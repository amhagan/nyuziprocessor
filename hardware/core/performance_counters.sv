==> flow/design.v <==
module performance_counters
    #(parameter NUM_EVENTS = 1,
    parameter EVENT_IDX_WIDTH = $clog2(NUM_EVENTS),
    parameter NUM_COUNTERS = 2,
    parameter COUNTER_IDX_WIDTH = $clog2(NUM_COUNTERS))
    (input                                              clk,
    input                                               reset,
    input [NUM_EVENTS - 1:0]                            perf_events,
    input [NUM_COUNTERS - 1:0][EVENT_IDX_WIDTH - 1:0]   perf_event_select,
    output logic[NUM_COUNTERS - 1:0][63:0]              perf_event_count);
    always_ff @(posedge clk, posedge reset)
    begin : update
        if (reset)
        begin
            for (int i = 0; i < NUM_COUNTERS; i++)
                perf_event_count[i] <= 0;
        end
        else
        begin
            for (int i = 0; i < NUM_COUNTERS; i++)
            begin
                if (perf_events[perf_event_select[i]])
                    perf_event_count[i] <= perf_event_count[i] + 1;
            end
        end
    end
endmodule
# Tool chain data of performance_counters
# The steps from the RTL of performance_counters to its reports follow in flow order.
# Lines are those of the file above, counted from 1.
# Operators: Yosys type, input widths -> output width; for muxes data width and select width s.
# Cell names lack the library's common part.
# A cell with n/a has no value.
# design
top	performance_counters
clock	clk
lib	sky130hd
lib_corner	tt_025C_1v80

# Elaborated design
# Yosys after proc, flatten, opt, wreduce and memory -nomap, before mapping. Enables and synchronous resets that opt folds into registers are not counted as muxes. Memory bits, and registers merged into a memory's read port (data or address), are not among the register bits. Print and check cells are not counted. Equal cells are merged and count once.
# bits
wordCells	6
input_bits	7
out_inout_bits	128
regBits	128
# op_classes
addsub	2
n_shift	2
# ops
op	n
$add 64x1->64 const B	2
$shiftx 1x2->1	2

# Depth
# Longest topological path by Yosys (ltp), each cell counted once; first at word level (registers and memories cut), then after technology mapping (sequential cells cut; the memories' decode and read muxes count).
# logic_depth
ltp_word	1
abc_area	0
depth_mapped	7
mapped_depth_nobuf	6

# Netlist
# Source: synth_stat.txt of the flow (Yosys; design flattened, memories mapped). It holds for the ABC_AREA given above (unset counts as 0); a run with the other value may have another netlist.
# by_type
type	n	type_area_um2
dfrtp_1	128	3.2E+03
xnor2_1	75	656.88
xor2_1	51	446.678
nand3_1	55	275.264
nand4_1	38	237.728
nor2_1	42	157.651
nand2_1	41	153.898
nor3_1	22	110.106
nor4_4	5	106.352
and4_1	10	87.584
and3_1	12	75.072
nand4_4	3	63.811
inv_1	15	56.304
nor4_1	9	56.304
nand4_2	3	37.536
nor4_2	3	37.536
and4_2	3	30.029
ha_1	2	25.024
# Not listed: further types 19, cells in them 21.
# synth_totals
mapped_cells	538
area_um2	5988.2
flip_flops	128
seqArea_um2	3203.1
buf_cells	4

# Timing after synthesis
# Path of least setup slack by OpenSTA after synthesis, without wires, with an ideal clock, recovery checks aside; 20% of the period is set as input and as output delay. Where synthesis merged equal registers, the netlist keeps one of their names.
# synth_timing
path_type	register to register
start	reg perf_event_count
end	reg perf_event_count
stages	6
clock_period_ns	1.98
t_required_ns	1.854
delay_ns	1.878
setup_time_ns	0.126
path_buffers	0
t_first_pin_ns	0.000
arrival_ns	1.752
slack_ns	0.102
period_less_setup_slack_ns	1.878
# "delay_ns" is the arrival time less input delay plus setup time.
# "stages" counts driving pins, that of a launching flip-flop among them; a cell with two outputs on the path counts twice.
# "period_less_setup_slack_ns" is the clock period less the worst setup slack; recovery checks do not enter. This is arithmetic on one report: input and output delays are still those of the set period (20% each).
# Where an end lacks its bit number, it is one bit of the signal, or one of the new flip-flops if synthesis recoded a state register.
# Between the ends stands the longest chain of elaborated cells between them, by number of cells; it is not shown to be the way that was timed. Of several equally long chains one is given.
# A line is the first line of the expression or statement that the cell stems from. Yosys adds cells for indexed reads and writes and turns some case tables into memories.
# synth_between
path_cell_list	dfrtp_1 > and4_2 > nand4_1 > nor4_4 > nand4_1 > xnor2_1
elab_chain_cells	1
cone_cells	1
cone_lines	1
classes_between	1 x add/sub
# synth_lines
element	line_no	rtl
start, declared	10	output logic[NUM_COUNTERS - 1:0][63:0]              perf_event_count);
$add 64x1->64	23	perf_event_count[i] <= perf_event_count[i] + 1;
end, declared	10

# Timing after layout
# Path of least setup slack in the final report of stored run 2 (OpenROAD, finished layout, wires in). Where an end is a register, its clock arrival counts in the times.
# layout_timing
path_type	register to register
start	reg perf_event_count
end	reg perf_event_count
t_first_pin_ns	0.52
clock_period_ns	2.24
slack_ns	0.06
t_required_ns	2.65
setup_time_ns	0.12
arrival_ns	2.58
stages	7
path_buffers	1
# Where an end lacks its bit number, it is one bit of the signal, or one of the new flip-flops if synthesis recoded a state register.
# Between the ends stands the longest chain of elaborated cells between them, by number of cells; it is not shown to be the way that was timed. Of several equally long chains one is given.
# layout_between
path_cell_list	dfrtp_1 > and4_2 > nand4_1 > nor3_2 > buf_2 > nand4_1 > xnor2_1
elab_chain_cells	1
cone_cells	1
cone_lines	1
classes_between	1 x add/sub
# layout_lines
element	line_no	rtl
start, declared	10	output logic[NUM_COUNTERS - 1:0][63:0]              perf_event_count);
$add 64x1->64	23	perf_event_count[i] <= perf_event_count[i] + 1;
end, declared	10

# Top module performance_counters; platform sky130hd; tools Yosys and OpenROAD; 2 stored runs in no particular order. Input and output delays are each 20% of the period that was set; the output load is 0.01 pF.
# "clock_period_reached_ns" = clock period - worst setup slack. The figure is calculated, with input and output delays left at 20% of the set period.
# "worstPathTime_ns" means the part of the period allowed to the worst setup path (the constraints hold back 20% at inputs and 20% at outputs) less its slack; where the path has registers, the arrival times of their clocks count too.
# By "final_power_w" is meant OpenSTA's value without simulated activity: inputs other than the clock are taken to toggle once in ten clock periods, and the tool carries that through the logic.
# Settings: . = not set for that run.
# A result given as . is not shown for that run.
run	period_ns	CORE_UTILIZATION	PLACE_DENSITY_LB_ADDON	CORE_MARGIN	CELL_PAD_IN_SITES_DETAIL_PLACEMENT	TNS_END_PERCENT	ABC_AREA	GPL_ROUTABILITY_DRIVEN	CAP_MARGIN	SLEW_MARGIN	PLACE_DENSITY	HOLD_SLACK_MARGIN	CELL_PAD_IN_SITES_GLOBAL_PLACEMENT	GPL_TIMING_DRIVEN	MAX_ROUTING_LAYER	yosys_chip_area_um2	die_area_um2	final_cell_area_um2	finish.utilization_pct	ws_setup_ns	total_negative_slack_ns	final_power_w	clock_period_reached_ns	worstPathTime_ns	worst_setup_path_type
stored run 1	1.49	35	0.12	3	2	50	1	1	30	20	.	.	.	.	.	.	.	.	.	.	.	.	.	.	.
stored run 2	2.24	57	.	2	.	25	0	.	20	20	0.7	0.04	0	0	met5	5988.2	11341.2	8185.4	79.6	0.065	0.000	0.00573	2.175	2.18	register to register
# Stored run 1: incomplete, placement halted on DPL-0033
