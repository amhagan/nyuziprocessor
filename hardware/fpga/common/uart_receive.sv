==> flow/design.v <==
module synchronizer
    #(parameter WIDTH = 1,
    parameter RESET_STATE = 0)
    (input                      clk,
    input                       reset,
    output logic[WIDTH - 1:0]   data_o,
    input [WIDTH - 1:0]         data_i);
    logic[WIDTH - 1:0] sync0;
    logic[WIDTH - 1:0] sync1;
    always_ff @(posedge clk, posedge reset)
    begin
        if (reset)
        begin
            sync0 <= WIDTH'(RESET_STATE);
            sync1 <= WIDTH'(RESET_STATE);
            data_o <= WIDTH'(RESET_STATE);
        end
        else
        begin
            sync0 <= data_i;
            sync1 <= sync0;
            data_o <= sync1;
        end
    end
endmodule
module uart_receive
    #(parameter DIVISOR_WIDTH = 16)
    (input                        clk,
    input                         reset,
    input[DIVISOR_WIDTH - 1:0]    clocks_per_bit,
    input                         uart_rx,
    output[7:0]                   rx_char,
    output logic                  rx_char_valid,
    output logic                  rx_frame_error);
    typedef enum {
        STATE_WAIT_START,
        STATE_READ_CHARACTER,
        STATE_STOP_BITS
    } receive_state_t;
    receive_state_t state_ff;
    receive_state_t state_nxt;
    logic[DIVISOR_WIDTH - 1:0] sample_count_ff;
    logic[DIVISOR_WIDTH - 1:0] sample_count_nxt;
    logic[7:0] shift_register;
    logic[3:0] bit_count_ff;
    logic[3:0] bit_count_nxt;
    logic do_shift;
    logic rx_sync;
    assign rx_char = shift_register;
    assign rx_frame_error = !rx_sync;
    synchronizer #(.RESET_STATE(1)) rx_synchronizer(
        .clk(clk),
        .reset(reset),
        .data_i(uart_rx),
        .data_o(rx_sync));
    always_comb
    begin
        bit_count_nxt = bit_count_ff;
        state_nxt = state_ff;
        sample_count_nxt = sample_count_ff;
        rx_char_valid = 0;
        do_shift = 0;
        unique case (state_ff)
            STATE_WAIT_START:
            begin
                if (!rx_sync)
                begin
                    state_nxt = STATE_READ_CHARACTER;
                    sample_count_nxt = clocks_per_bit + {1'b0, clocks_per_bit[DIVISOR_WIDTH - 1:1]};
                end
            end
            STATE_READ_CHARACTER:
            begin
                if (sample_count_ff == 0)
                begin
                    sample_count_nxt = clocks_per_bit;
                    do_shift = 1;
                    if (bit_count_ff == 7)
                    begin
                        state_nxt = STATE_STOP_BITS;
                        bit_count_nxt = 0;
                    end
                    else
                        bit_count_nxt = bit_count_ff + 4'd1;
                end
                else
                    sample_count_nxt = sample_count_ff - DIVISOR_WIDTH'(1);
            end
            STATE_STOP_BITS:
            begin
                if (sample_count_ff == 0)
                begin
                    state_nxt = STATE_WAIT_START;
                    rx_char_valid = 1;
                end
                else
                    sample_count_nxt = sample_count_ff - DIVISOR_WIDTH'(1);
            end
        endcase
    end
    always_ff @(posedge clk, posedge reset)
    begin
        if (reset)
        begin
            state_ff <= STATE_WAIT_START;
            bit_count_ff <= '0;
            sample_count_ff <= '0;
            shift_register <= '0;
        end
        else
        begin
            state_ff <= state_nxt;
            sample_count_ff <= sample_count_nxt;
            bit_count_ff <= bit_count_nxt;
            if (do_shift)
                shift_register <= {rx_sync, shift_register[7:1]};
        end
    end
endmodule
* Step by step through the tools: uart_receive
Tool output for the design above, in the order of the flow.
Lines are those of the file above, counted from 1.
Cell names lack the library's common part.
The mark - stands for no value.
- Design top :: uart_receive
- Clock input :: clk
- Standard-cell library :: sky130hd
- Corner :: tt_025C_1v80

* Word level
Yosys after proc, flatten, opt, wreduce and memory -nomap, before mapping. Memory bits, and registers merged into a memory's read port (data or address), are not among the register bits. Print and check cells are not counted. Equal cells are merged and count once.
- Register bits :: 63
- Latch bits :: 0
- Memory bits (writable) :: 0
- ROM bits :: 0
- Word width x clocked read ports :: 0
- Memory cells :: 0
- Input port bits :: 19
- Output and inout bits :: 10
- Elaborated cells :: 42
- Add/subtract/negate cells :: 3
- Multiply operators :: 0
- Divide/modulo/power cells :: 0
- Order comparisons :: 0
- Equal/unequal tests :: 8
- Shifts and indexed selects :: 0
- Multiplexer cells :: 15
- Bitwise gates (word level) :: 1
- Reduce/logical cells :: 8
** Operators with widths (count)
- two-way mux 32 bit :: 4
- case mux 32 bit (select 3 bit) :: 1
- case mux 16 bit (select 3 bit) :: 1
- two-way mux 16 bit :: 3
- == test 32 x 1 -> 1 bit (second input constant) :: 1
- == test 32 x 2 -> 1 bit (second input constant) :: 1
- zero test 32 bit :: 1
- subtractor 16 x 1 -> 16 bit (second input constant) :: 1
- adder 16 x 15 -> 16 bit :: 1
- zero test 16 bit :: 1
- two-way mux 4 bit :: 3
- != test 2 bit (second input constant) :: 5
- AND reduction 2 bit :: 2
- OR reduction 2 bit :: 2
- adder 4 x 1 -> 4 bit (second input constant) :: 1
- == test 4 x 3 -> 1 bit (second input constant) :: 1
- AND reduction 4 bit :: 1
- case mux 1 bit (select 2 bit) :: 2
- NOT 1 bit :: 1
- zero test 1 bit :: 1
- two-way mux 1 bit :: 1

* Depth
Depth = most cells in a row (Yosys ltp): at word level without a register or memory, in the mapped netlist without a sequential cell, where the memories' decode and read muxes count.
- Depth after elaboration :: 4
- ABC_AREA :: 0
- Gate-level depth with buffers :: 11
- Depth with buffers taken out :: 9

* Mapped cells and area
The flow's flattened synthesis, as Yosys stat reports it; memories are mapped. The netlist is that of the ABC_AREA named above (0 if unset); the other value can give another one.
** Cell types
- dfrtp_1 :: count 30, area in all 750.72 µm²
- ha_1 :: count 17, area in all 212.704 µm²
- o21ai_0 :: count 37, area in all 185.178 µm²
- mux2_2 :: count 13, area in all 146.39 µm²
- a21oi_1 :: count 26, area in all 130.125 µm²
- dfstp_2 :: count 4, area in all 105.101 µm²
- nor2_1 :: count 26, area in all 97.594 µm²
- nand2_1 :: count 24, area in all 90.086 µm²
- xnor2_1 :: count 7, area in all 61.309 µm²
- o211ai_1 :: count 7, area in all 52.55 µm²
- a211oi_1 :: count 6, area in all 45.043 µm²
- inv_1 :: count 12, area in all 45.043 µm²
- nand3_1 :: count 9, area in all 45.043 µm²
- a31oi_1 :: count 6, area in all 37.536 µm²
- clkbuf_1 :: count 10, area in all 37.536 µm²
- xor2_1 :: count 4, area in all 35.034 µm²
- nand4_1 :: count 5, area in all 31.28 µm²
- nor4_1 :: count 5, area in all 31.28 µm²
Other cell types: 44; their cells: 71.
- Standard cells after synthesis :: 319
- Chip area (Yosys) :: 2722.6 µm²
- Area of sequential cells :: 855.8 µm²
- Flip-flop cells :: 34
- Buffers :: 14
The figures by module come from a second, unflattened synthesis with its own total; it is not the netlist above.
- Cell total of the unflattened synthesis :: 304
- Area total of the unflattened synthesis :: 2618.8 µm²
Rows give one instance, submodules left out.
** Modules
- uart_receive :: times used 1, cells 300, area 2536.2 µm², seq. area 777.0 µm²
- synchronizer (RESET_STATE=1) :: times used 1, cells 4, area 82.6 µm², seq. area 78.8 µm²

* Timing after synthesis
Source: OpenSTA report_checks on the synthesized netlist (no wires, ideal clock, input and output delay 20% of the period each), path of least setup slack; recovery checks are left aside. Register names are those of the netlist, which keeps one name where synthesis merged equal registers.
- Path kind :: register to register
- From :: register sample_count_ff[0]
- To :: register bit_count_ff[3]
- Clock period :: 2.74 ns
- Library setup time :: 0.125 ns
- Time at the first pin :: 0.000 ns
- Data arrival time :: 2.687 ns
- Required time :: 2.615 ns
- Setup slack :: -0.072 ns
- Path delay :: 2.812 ns
- Stages on the path :: 11
- Path buffers :: 2
- Synthesis period reached :: 2.812 ns
"path delay" = arrival - input delay + setup time.
"stages on the path" counts driving pins, that of a launching flip-flop among them; a cell with two outputs on the path counts twice.
"synthesis period reached" = period - worst setup slack (recovery checks aside). The figure is calculated, with input and output delays left at 20% of the set period.
Between the ends stands the longest chain of elaborated cells between them, by number of cells; it is not shown to be the way that was timed. Of several equally long chains one is given.
A line is the first line of the expression or statement that the cell stems from. Yosys adds cells for indexed reads and writes and turns some case tables into memories.
- Path through :: dfrtp_1 -> inv_1 -> ha_1 -> or4b_1 -> buf_2 -> or4_4 -> buf_6 -> a21oi_4 -> and2_4 -> nand4_2 -> mux2_4
- Cells in the longest elaborated chain :: 3
- Elaborated cells on any way between the ends :: 5
- Those cells by class :: eq/ne (1); mux (2); reduce/logical (2)
** RTL lines, path after synthesis
- from (decl) :: RTL line 42 : logic[DIVISOR_WIDTH - 1:0] sample_count_ff;
- from (assign) :: RTL line 107 : sample_count_ff <= '0;
- from (assign) :: RTL line 113 : sample_count_ff <= sample_count_nxt;
- zero test 16 bit :: RTL line 74 : if (sample_count_ff == 0)
- two-way mux 4 bit :: RTL line 74
- two-way mux 4 bit :: RTL line 63 : unique case (state_ff)
- to (assign) :: RTL line 106 : bit_count_ff <= '0;
- to (assign) :: RTL line 114 : bit_count_ff <= bit_count_nxt;
- to (decl) :: RTL line 45 : logic[3:0] bit_count_ff;

* Timing after layout
From the final timing report of stored run 2: the path of least setup slack in the routed layout; clock arrival at registers is part of the times.
- Path kind :: register to output
- From :: register sample_count_ff[0]
- To :: output rx_char_valid
- Clock period :: 4.76 ns
- External output delay :: 0.95 ns
- Time at the first pin :: 0.29 ns
- Data arrival time :: 2.80 ns
- Required time :: 3.81 ns
- Setup slack :: 1.01 ns
- Stages on the path :: 7
- Path buffers :: 1
Between the ends stands the longest chain of elaborated cells between them, by number of cells; it is not shown to be the way that was timed. Of several equally long chains one is given.
- Path through :: dfrtp_1 -> inv_1 -> ha_1 -> or4b_1 -> nor4_2 -> and2_1 -> clkdlybuf4s50_1
- Cells in the longest elaborated chain :: 3
- Elaborated cells on any way between the ends :: 3
- Those cells by class :: mux (2); reduce/logical (1)
** RTL lines, path after layout
- from (decl) :: RTL line 42 : logic[DIVISOR_WIDTH - 1:0] sample_count_ff;
- from (assign) :: RTL line 107 : sample_count_ff <= '0;
- from (assign) :: RTL line 113 : sample_count_ff <= sample_count_nxt;
- zero test 16 bit :: RTL line 91 : if (sample_count_ff == 0)
- two-way mux 1 bit :: RTL line 91
- case mux 1 bit (select 2 bit) :: RTL line 63 : unique case (state_ff)
- to (decl) :: RTL line 33 : output logic                  rx_char_valid,

## Implementation results

Flow measurements of uart_receive on sky130hd: 2 stored runs with different settings, listed in no order. Input and output delays are each 20% of the period that was set; the output load is 0.01 pF.
"clock period achieved" is the run's clock period less its worst setup slack. It is reckoned from that one timing run; input and output delays stay at 20% of the period that was set.
"time on the worst setup path" means the part of the period allowed to the worst setup path (the constraints hold back 20% at inputs and 20% at outputs) less its slack; where the path has registers, the arrival times of their clocks count too.
By "total design power" is meant OpenSTA's value without simulated activity: inputs other than the clock are taken to toggle once in ten clock periods, and the tool carries that through the logic.

** Stored run 1
- Settings :: period_ns=2.31; CORE_UTILIZATION=68; PLACE_DENSITY_LB_ADDON=0.19; CORE_MARGIN=5; CTS_CLUSTER_SIZE=75; SLEW_MARGIN=15; MIN_ROUTING_LAYER=met2; CAP_MARGIN=20
- Outcome :: stopped before the end: clock tree synthesis reported DPL-0038

** Stored run 2
- Settings :: period_ns=4.76; CORE_UTILIZATION=30; SETUP_SLACK_MARGIN=-0.01; PLACE_DENSITY_LB_ADDON=0.27; TNS_END_PERCENT=50; CTS_CLUSTER_SIZE=86; CAP_MARGIN=20; CORE_MARGIN=2; SLEW_MARGIN=20
- Area of the synthesized netlist :: 2722.6 µm²
- Area of the die :: 9853.5 µm²
- Std-cell area (final layout) :: 3183.1 µm²
- Worst setup slack after layout :: 1.012 ns
- Sum of negative setup slack :: 0.000 ns
- Total design power :: 0.7647 mW
- Clock period achieved :: 3.748 ns
- Time on the worst setup path :: 2.80 ns
- Class of the worst setup path :: register to output
